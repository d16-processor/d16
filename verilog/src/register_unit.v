==> flow/design.v <==
`timescale 1ns/1ps
module register_unit(
    input  clk,
    input  en,
    input  rst,
    input  wr_en,
    input  rS_wr_en,
    input  [2:0] rD_sel,
    input  [2:0] rS_sel,
    input  [15:0] rD_data_in,
    output [15:0] rD_data_out,
    input  [15:0] rS_data_in,
    output [15:0] rS_data_out);
    reg [15:0] registers[0:7];
    integer i;
    initial
        for(i=0;i<8;i=i+1)
            registers[i] = 0;
    reg [15:0] rD_data;
    reg [15:0] rS_data;
    assign rD_data_out = rD_data;
    assign rS_data_out = rS_data;
always @(posedge clk)
    if(rst == 1)
        for(i=0;i<8;i=i+1)
            registers[i] = 0;
    else if(en == 1) begin
        rD_data = registers[rD_sel];
        rS_data = registers[rS_sel];
        if (wr_en == 1) 
            registers[rD_sel] <= rD_data_in;
        if (rS_wr_en == 1)
            registers[rS_sel] <= rS_data_in;
    end
endmodule
# Tool chain data of register_unit
# What the tools print for register_unit, step after step.
# Line numbers count from 1 in the design file above.
# Library cell names are shortened.
setup:
  design: "register_unit"
  clock: "clk"
  lib: "sky130hd"
  lib_corner: "tt_025C_1v80"

# Word-level counts
# Source: Yosys, flattened and elaborated. Widths are those after wreduce. Registers that Yosys merges into a memory's read port (data or address) are not register bits. Print and check cells do not count. Equal cells are merged and count once.
classes:
  eq_ne: 14
  muxes: 34
  bitwise: 1
  reduce_logical: 3
op_table:
  columns: ["operator", "n"]
  rows:
  - ["2-to-1 mux 16 bit", 32]
  - ["parallel mux 16 bit (select 8 bit)", 2]
  - ["== test 3 bit with constant B", 8]
  - ["== test 3 x 2 -> 1 bit with constant B", 4]
  - ["== test 3 x 1 -> 1 bit with constant B", 2]
  - ["logical NOT 3 bit", 2]
  - ["AND reduction 2 bit", 1]
  - ["inverter 1 bit", 1]
word_totals:
  register_bits: 160
  inputBits: 43

# Logic depth
# Longest topological path by Yosys (ltp), each cell counted once; first at word level (registers and memories cut), then after technology mapping (sequential cells cut; the memories' decode and read muxes count).
logic_depth:
  word_depth: 5
  abc_area: 0
  depth_mapped: 7
  mapped_depth_nobuf: 4

# Netlist
# The flow's flattened synthesis, as Yosys stat reports it; memories are mapped. The netlist is that of the ABC_AREA named above (0 if unset); the other value can give another one.
# The area totals of this step are shown rounded.
types:
  columns: ["type", "n"]
  rows:
  - ["dfxtp_1", 128]
  - ["mux2i_1", 147]
  - ["edfxtp_1", 32]
  - ["a211oi_1", 93]
  - ["nor2_1", 180]
  - ["a211oi_2", 36]
  - ["a221oi_1", 31]
  - ["mux4_2", 11]
  - ["buf_4", 29]
  - ["clkbuf_1", 46]
  - ["buf_2", 34]
  - ["mux2_2", 11]
  - ["a22o_1", 14]
  - ["a21oi_1", 24]
  - ["nor2b_1", 18]
  - ["a211o_1", 10]
  - ["a21boi_4", 4]
  - ["nand2_1", 20]
# Not listed: further types 34, cells in them 121.
mapped:
  mapped_cells: 989
  area_um2: 9400
  seq_area_um2: 3500
  ffs: 160

# Path before layout
# OpenSTA on the mapped netlist: ideal clock, no wires. The path of least setup slack (recovery checks aside). Input and output delay are each 20% of the period. Register names are those of the netlist, which keeps one name where synthesis merged equal registers.
synth_timing:
  kind: "input -> register"
  start: "in en"
  end: "reg rD_data[0]"
  period_ns: 4.22
  in_delay_ns: 0.844
  setup_time_ns: 0.425
  arrival_ns: 2.884
  path_slack_ns: 0.912
  delay_ns: 2.465
  stages: 3
  path_buffers: 2
  synth_period_reached_ns: 3.308
# "delay_ns" = arrival - input delay + setup time.
# "stages": output pins that drive a net of the path, with the launching flip-flop's if there is one; two outputs of one cell count as two.
# "synth_period_reached_ns" is the clock period less the worst setup slack; recovery checks do not enter. This is arithmetic on one report: input and output delays are still those of the set period (20% each).
# Between the ends stands the longest chain of elaborated cells between them, by number of cells; it is not shown to be the way that was timed. Of several equally long chains one is given.
# Each line given opens the expression or statement behind the cell; cells for indexed reads and writes are added by Yosys, which also makes memories of some case tables.
synth_between:
  path_cell_list: "clkbuf_1 -> clkbuf_1 -> nor2b_1"
  elab_chain_len: 1
  cells_between: 1
  lines_between: 0
  classes_between: "1 x reduce/logical"
synth_rtl:
  columns: ["element", "line_no", "text"]
  rows:
  - ["start, declared", 4, "input  en,"]
  - ["AND reduction 2 bit", null, null]
  - ["end, assigned", 28, "rD_data = registers[rD_sel];"]
  - ["end, declared", 19, "reg [15:0] rD_data;"]

# Path in the finished layout
# Path of least setup slack in the final report of flow run A (OpenROAD, finished layout, wires in). Where an end is a register, its clock arrival counts in the times.
layout_timing:
  kind: "input -> register"
  start: "in rS_sel[0]"
  end: "reg registers[3][4]"
  period_ns: 5.64
  in_delay_ns: 1.13
  setup_time_ns: 0.09
  arrival_ns: 3.78
  path_slack_ns: 2.22
  stages: 8
  path_buffers: 4
# Between the ends stands the longest chain of elaborated cells between them, by number of cells; it is not shown to be the way that was timed. Of several equally long chains one is given.
# At most two assigning lines are given for a register; there are more.
layout_between:
  path_cell_list: "buf_2 -> buf_4 -> nand4b_1 -> buf_4 -> a21boi_4 -> buf_4 -> nor2_1 -> a211oi_2"
  elab_chain_len: 3
  cells_between: 3
  classes_between: "1 x eq/ne; 2 x mux"
layout_rtl:
  columns: ["element", "line_no", "text"]
  rows:
  - ["start, declared", 9, "input  [2:0] rS_sel,"]
  - ["== test 3 x 2 -> 1 bit", 33, "registers[rS_sel] <= rS_data_in;"]
  - ["2-to-1 mux 16 bit", 33, null]
  - ["2-to-1 mux 16 bit", 32, "if (rS_wr_en == 1)"]
  - ["end, assigned", 31, "registers[rD_sel] <= rD_data_in;"]
  - ["end, assigned", 33, null]
  - ["end, declared", 14, "reg [15:0] registers[0:7];"]

Stored flow runs of register_unit (2 of them; Yosys, OpenROAD, sky130hd). They differ in their settings and are not a sequence. Constraints: input delay and output delay 20% of the set period each, output load 0.01 pF.
Measured values are rounded.

--- flow run A ---
==> flow/run.sh <==
#!/bin/bash
# the make line also repeats the synthesis and layout settings of config.mk as NAME=value (left out here)
make -C /OpenROAD-flow-scripts/flow DESIGN_CONFIG=/design/flow/config.mk WORK_HOME=/design/flow/orfs CLKGATE_MAP_FILE= finish
==> flow/config.mk <==
export PLATFORM = sky130hd
export DESIGN_NAME = register_unit
export DESIGN_NICKNAME = register_unit
export VERILOG_FILES = /design/flow/design.v
export SDC_FILE = /design/flow/constraint.sdc
export NUM_CORES = 4
export LEC_CHECK = 0
export CAP_MARGIN = 10
export CELL_PAD_IN_SITES_DETAIL_PLACEMENT = 1
export CORE_ASPECT_RATIO = 0.88
export CORE_MARGIN = 10
export CORE_UTILIZATION = 44
export MAX_ROUTING_LAYER = met5
export MIN_ROUTING_LAYER = met1
export SLEW_MARGIN = 20
export TNS_END_PERCENT = 40
==> flow/constraint.sdc <==
create_clock -name core_clock -period 5.64 [get_ports {clk}]
set_input_delay 1.1280 -clock core_clock [delete_from_list [all_inputs] [get_ports {clk}]]
set_output_delay 1.1280 -clock core_clock [all_outputs]
set_load 0.01 [all_outputs]

==> results, as YAML <==
results:
  finish.stdcell_area_um2: 11000
  synth_area_um2: 9400
  layout_utilization_pct: 51
  setup_worst_slack_ns: 2.2
  final_die_area_um2: 28000

--- flow run B ---
==> flow/run.sh <==
#!/bin/bash
# the make line also repeats the synthesis and layout settings of config.mk as NAME=value (left out here)
make -C /OpenROAD-flow-scripts/flow DESIGN_CONFIG=/design/flow/config.mk WORK_HOME=/design/flow/orfs CLKGATE_MAP_FILE= finish
==> flow/config.mk <==
export PLATFORM = sky130hd
export DESIGN_NAME = register_unit
export DESIGN_NICKNAME = register_unit
export VERILOG_FILES = /design/flow/design.v
export SDC_FILE = /design/flow/constraint.sdc
export NUM_CORES = 4
export LEC_CHECK = 0
export CAP_MARGIN = 20
export CELL_PAD_IN_SITES_DETAIL_PLACEMENT = 2
export CELL_PAD_IN_SITES_GLOBAL_PLACEMENT = 0
export CORE_MARGIN = 6
export CORE_UTILIZATION = 23
export GPL_ROUTABILITY_DRIVEN = 0
export MAX_ROUTING_LAYER = met4
export PLACE_DENSITY_LB_ADDON = 0.1
export SLEW_MARGIN = 20
export TNS_END_PERCENT = 95
==> flow/constraint.sdc <==
create_clock -name core_clock -period 4.57 [get_ports {clk}]
set_input_delay 0.9140 -clock core_clock [delete_from_list [all_inputs] [get_ports {clk}]]
set_output_delay 0.9140 -clock core_clock [all_outputs]
set_load 0.01 [all_outputs]

==> results, as YAML <==
results:
  finish.stdcell_area_um2: 11000
  synth_area_um2: 9400
  layout_utilization_pct: 28
  setup_worst_slack_ns: 1.5
  final_die_area_um2: 46000
