==> flow/design.v <==
`timescale 1ns/1ps
module dma_controller(
    input clk,
    input rst,
    input en,
    output dma_status,
    input [15:0] addr,
    input [15:0] data_in,
    input write_enable,
    output reg [15:0] ram_addr,
    output reg [15:0] ram_data_out,
    output reg ram_we,
    input  [15:0] ram_data_in,
    output reg [23:0] dram_addr,
    output reg [31:0] dram_data_out,
    output reg dram_req_read,
    output reg dram_req_write,
    input  [31:0] dram_data_in,
    input  dram_data_valid,
    input  dram_write_complete
    );
reg [2:0] dma_type = 0;
reg dma_in_progress = 0;
reg [15:0] local_addr = 0;
reg [23:0] remote_addr = 0;
reg [15:0] count = 2;
    assign dma_status = dma_in_progress;
localparam STATE_BITS          = 6;
localparam 			 
  STATE_NOP           = 6'b111111,
  STATE_DRAM_WRITE    = 6'b000000,
  STATE_DRAM_READ     = 6'b000001,
  STATE_RESERVED      = 6'b000111,
  STATE_DW_READ_LOW   = 6'b001000,
  STATE_DW_READ_HIGH  = 6'b010000,
  STATE_DW_WRITE_RAM  = 6'b011000,
  STATE_DR_READ       = 6'b001001,
  STATE_DR_WRITE_LOW  = 6'b010001,
  STATE_DR_WRITE_HIGH = 6'b011001;
reg   				 
    [STATE_BITS-1:0] state = STATE_NOP;
reg [31:0] ram_data = 0;
always @(posedge clk) begin
    ram_addr <= local_addr;
    if(rst == 1) begin
        state <= STATE_NOP;
        dma_in_progress <= 0;
        ram_data_out <= 0;
        ram_we <= 0;
        dram_addr <= 0;
        dram_data_out <= 0;
        dram_req_read <= 0;
        dram_req_write <= 0;
        ram_data <= 0;
    end
    else if(en == 1 && write_enable == 1) 
        case({addr[14:0],1'b0})
            16'hff0a: begin
                dma_type <= data_in[2:0];
                dma_in_progress <= 1;
            end
            16'hff0c: begin
                local_addr <= data_in>>1;
		end
            16'hff0e:
                remote_addr <= {data_in,8'b0};
            16'hff10:
                count <= data_in >> 2;
        endcase
    else 
    case(state)
        STATE_DRAM_WRITE: begin
            local_addr <= local_addr + 1;
	    ram_addr <= local_addr + 1;
            state <= STATE_DW_READ_LOW;
        end
        STATE_DW_READ_LOW:begin
            ram_data[15:0] <= ram_data_in;
            local_addr <= local_addr + 1;
	    ram_addr <= local_addr + 1;
            count <= count - 1;
            state <= STATE_DW_READ_HIGH;
        end
        STATE_DW_READ_HIGH: begin
            ram_data[31:16] <= ram_data_in;
            dram_addr <= remote_addr;
            remote_addr <= remote_addr + 2;
            dram_req_write <= 1'b1;
            dram_data_out[15:0] <= ram_data[15:0];
            dram_data_out[31:16] <= ram_data_in;
            state <= STATE_DW_WRITE_RAM;
        end
        STATE_DW_WRITE_RAM:
            if(dram_write_complete == 1) begin
                dram_req_write <= 1'b0;
                if(count == 0) begin
                    state <= STATE_NOP;
                    dma_in_progress <= 0;
                end
                else begin
                    state <= STATE_DRAM_WRITE;
                end
            end
        STATE_DRAM_READ: begin
            ram_we <= 0;
            dram_addr <= remote_addr;
            dram_req_read <= 1;
            remote_addr <= remote_addr + 2;
            count <= count - 1;
            state <= STATE_DR_READ;
        end
        STATE_DR_READ:begin
           dram_req_read <= 0;
           if(dram_data_valid == 1)begin
              dram_req_read <= 0;
              state <= STATE_DR_WRITE_LOW;
           end
           end
        STATE_DR_WRITE_LOW:begin
            local_addr <= local_addr + 1;
            ram_we <= 1;
            ram_data_out <= dram_data_in[15:0];
            state <= STATE_DR_WRITE_HIGH;
        end
        STATE_DR_WRITE_HIGH:begin
            local_addr <= local_addr + 1;
            ram_data_out <=dram_data_in[31:16];
            if(count == 0) begin
                state <= STATE_NOP;
                dma_in_progress <= 0;
            end
            else
                state <= STATE_DRAM_READ;
        end
        STATE_NOP:begin
            ram_we <= 0;
            if(dma_in_progress)
                state <= {2'b0,dma_type};
        end
    endcase
end
    reg [151:0]		state_ascii;		 
    always @(state) begin
	case ({state})
	  STATE_NOP:           state_ascii = "state_nop          ";
	  STATE_DRAM_WRITE:    state_ascii = "state_dram_write   ";
	  STATE_DRAM_READ:     state_ascii = "state_dram_read    ";
	  STATE_RESERVED:      state_ascii = "state_reserved     ";
	  STATE_DW_READ_LOW:   state_ascii = "state_dw_read_low  ";
	  STATE_DW_READ_HIGH:  state_ascii = "state_dw_read_high ";
	  STATE_DW_WRITE_RAM:  state_ascii = "state_dw_write_ram ";
	  STATE_DR_READ:       state_ascii = "state_dr_read      ";
	  STATE_DR_WRITE_LOW:  state_ascii = "state_dr_write_low ";
	  STATE_DR_WRITE_HIGH: state_ascii = "state_dr_write_high";
	  default:             state_ascii = "%Error             ";
	endcase
    end
endmodule
# Reports on dma_controller
# What the tools print for dma_controller, step after step.
# Lines are those of the file above, counted from 1.
# Operators carry their Yosys type and port widths (W data, S select, Z words).
# Library cell names are shortened.
# Not given: n/a
# design
design,dma_controller
clock,clk
lib,sky130hd
lib_corner,tt_025C_1v80

# Word-level counts
# Counts by Yosys on the flattened word-level netlist (proc, flatten, opt, wreduce; memories kept). Register bits leave out memories and registers merged into their read ports (data or address). Print and check cells are left out. Cells with the same type and inputs are merged into one.
# bits
register_bits,173
input_bits,86
out_inout_bits,92
word_cells,98
# classes
n_addsub,3
eq_ne,20
n_mux,28
bitwise,2
reduce_and_logical,30
# ops
operator,n
$mux W16,9
$mux W24,3
$eq A15 B15 Y1 const B,4
$pmux W6 S9,1
$pmux W16 S2,1
$mux W6,5
$add A24 B2 Y24 const B,1
$eq A6 B5 Y1 const B,4
$reduce_and A3 Y1,6
$add A16 B1 Y16 const B,1
$sub A16 B1 Y16 const B,1
$logic_not A16 Y1,1
$reduce_bool A2 Y1,7
$reduce_and A2 Y1,6
$eq A6 B4 Y1 const B,2
$reduce_bool A9 Y1,1
$ne A2 B1 Y1 const B,4
$reduce_or A2 Y1,4
$pmux W1 S2,4
$ne A2 B2 Y1 const B,3
$eq A6 B1 Y1 const B,1
$eq A6 B6 Y1 const B,1
$logic_not A6 Y1,1
$reduce_and A5 Y1,1
$mux W1,5
$reduce_or A4 Y1,1
$ne A3 B3 Y1 const B,1
$reduce_bool A3 Y1,1
# Other operator kinds: 2; their cells: 3.

# Depth
# Yosys ltp: most cells in a row. Word level: on the elaborated netlist, between registers, memories and ports. Mapped: between sequential cells and ports; inverters and the memories' decode and read muxes count.
# depth
ltp_word,5
ABC_AREA,1
mapped_depth,11
ltp_nobuf,11

# Netlist
# The flow's flattened synthesis, as Yosys stat reports it; memories are mapped. The netlist is that of the ABC_AREA named above (0 if unset); the other value can give another one.
# Totals and module areas in this step are rounded.
# by_type
cell,n
dfxtp_1,113
edfxtp_1,58
nor2_1,193
nand2_1,191
o21ai_0,113
nand3_1,71
inv_1,66
a21oi_1,49
nand4_1,15
xor2_1,10
nor3_1,16
clkbuf_1,20
buf_6,6
a21oi_2,6
nand3b_1,7
buf_2,10
o22ai_1,8
nor2_4,4
# Not listed: further types 23, cells in them 50.
# synth_totals
stdcells,1006
mapped_area_um2,7903
seqArea_um2,4004
flip_flops,171
buf_cells,42

# Worst setup path after synthesis
# OpenSTA on the mapped netlist: ideal clock, no wires. The path of least setup slack (recovery checks aside). Input and output delay are each 20% of the period. Register names are those of the netlist, which keeps one name where synthesis merged equal registers.
# synth_path
path_kind,input to register
startpoint,input port en
endpoint,register remote_addr[10]
period_ps,3980
input_delay_ps,796
t_first_pin_ps,796
arrival_ps,2688
setup_slack_ps,881
path_delay_ps,2303
driving_pins,6
path_buffers,1
synth_period_reached_ps,3099
# "path_delay_ps" = arrival - input delay + setup time.
# "driving_pins": output pins that drive a net of the path, with the launching flip-flop's if there is one; two outputs of one cell count as two.
# "synth_period_reached_ps" = period - worst setup slack (recovery checks aside). The figure is calculated, with input and output delays left at 20% of the set period.
# Between the ends stands the longest chain of elaborated cells between them, by number of cells; it is not shown to be the way that was timed. Of several equally long chains one is given.
# Each line given opens the expression or statement behind the cell; cells for indexed reads and writes are added by Yosys, which also makes memories of some case tables.
# At most two assigning lines are given for a register; there are more.
# Only ways into the end's enable, where the timed path ends, are counted here.
# synth_via
path_cell_list,nand2_1 -> inv_2 -> o21ai_2 -> inv_2 -> buf_6 -> a21oi_1
elab_chain_len,3
# synth_lines
element,line_no,source
"start, declared",5,"input en,"
$logic_and A1 B1 Y1,56,else if(en == 1 && write_enable == 1)
$ne A2 B1 Y1,n/a,
$reduce_and A3 Y1,n/a,
"end, assigned",66,"remote_addr <= {data_in,8'b0};"
"end, assigned",87,remote_addr <= remote_addr + 2;
"end, declared",25,reg [23:0] remote_addr = 0;

# Path in the finished layout
# From the final timing report of run 1: the path of least setup slack in the routed layout; clock arrival at registers is part of the times.
# The path's times are printed in steps of 10 ps; the period is the one set.
# layout_path
path_kind,input to register
startpoint,input port en
endpoint,register remote_addr[19]
period_ps,3840
input_delay_ps,770
t_first_pin_ps,770
arrival_ps,3090
setup_slack_ps,890
driving_pins,7
path_buffers,3
# Between the ends stands the longest chain of elaborated cells between them, by number of cells; it is not shown to be the way that was timed. Of several equally long chains one is given.
# At most two assigning lines are given for a register; there are more.
# Only ways into the end's enable, where the timed path ends, are counted here.
# layout_via
path_cell_list,clkdlybuf4s50_1 -> nand2_1 -> inv_2 -> clkbuf_1 -> nand4_1 -> a21oi_4 -> buf_8
elab_chain_len,3
# layout_lines
element,line_no,source
"start, declared",5,"input en,"
$logic_and A1 B1 Y1,56,else if(en == 1 && write_enable == 1)
$ne A2 B1 Y1,n/a,
$reduce_and A3 Y1,n/a,
"end, assigned",66,"remote_addr <= {data_in,8'b0};"
"end, assigned",87,remote_addr <= remote_addr + 2;
"end, declared",25,reg [23:0] remote_addr = 0;

# Measured results for dma_controller: 2 stored runs of the Yosys and OpenROAD flow on sky130hd. The settings differ; the order carries no meaning. The constraints put input and output delay at 20% of the set period each and load the outputs with 0.01 pF.
# "timing.achieved_period_ps" = clock period - worst setup slack. The figure is calculated, with input and output delays left at 20% of the set period.
# By "timing.worst_path_ps" is meant the share of the clock period that the worst setup path is allowed (20% is reserved at inputs, 20% at outputs), minus its slack. Clock arrival times at its registers enter into it.
# "totalPower_uw" is the tool's figure for a default switching activity; nothing was simulated.
# "timing.worst_path_ps" is given in steps of 10 ps.
# Results are given in rounded form.
# Among the settings, . means not set for that run.
run name,period_ns,CORE_UTILIZATION,SETUP_SLACK_MARGIN,PLACE_DENSITY_LB_ADDON,CORE_MARGIN,CELL_PAD_IN_SITES_GLOBAL_PLACEMENT,TNS_END_PERCENT,ABC_AREA,GPL_TIMING_DRIVEN,GPL_ROUTABILITY_DRIVEN,CAP_MARGIN,SLEW_MARGIN,MIN_ROUTING_LAYER,totalPower_uw,total_negative_slack_ps,design_die_area_um2,timing.worst_path_ps,timing.worst_path_kind,synth_area_um2,hold_worst_slack_ps,finish.utilization_pct,timing.setup.ws_ps,timing.achieved_period_ps,layout_stdcell_area_um2
run 1,3.84,53,-0.23,0.23,4,0,75,1,0,0,15,35,met1,4271,0,16930,2180,input to register,7903,481,72.0,890,2950,10510
run 2,2.41,40,.,.,2,.,.,.,.,.,20,20,.,5922,0,20060,2280,register to register,7576,451,56.3,133,2277,10490
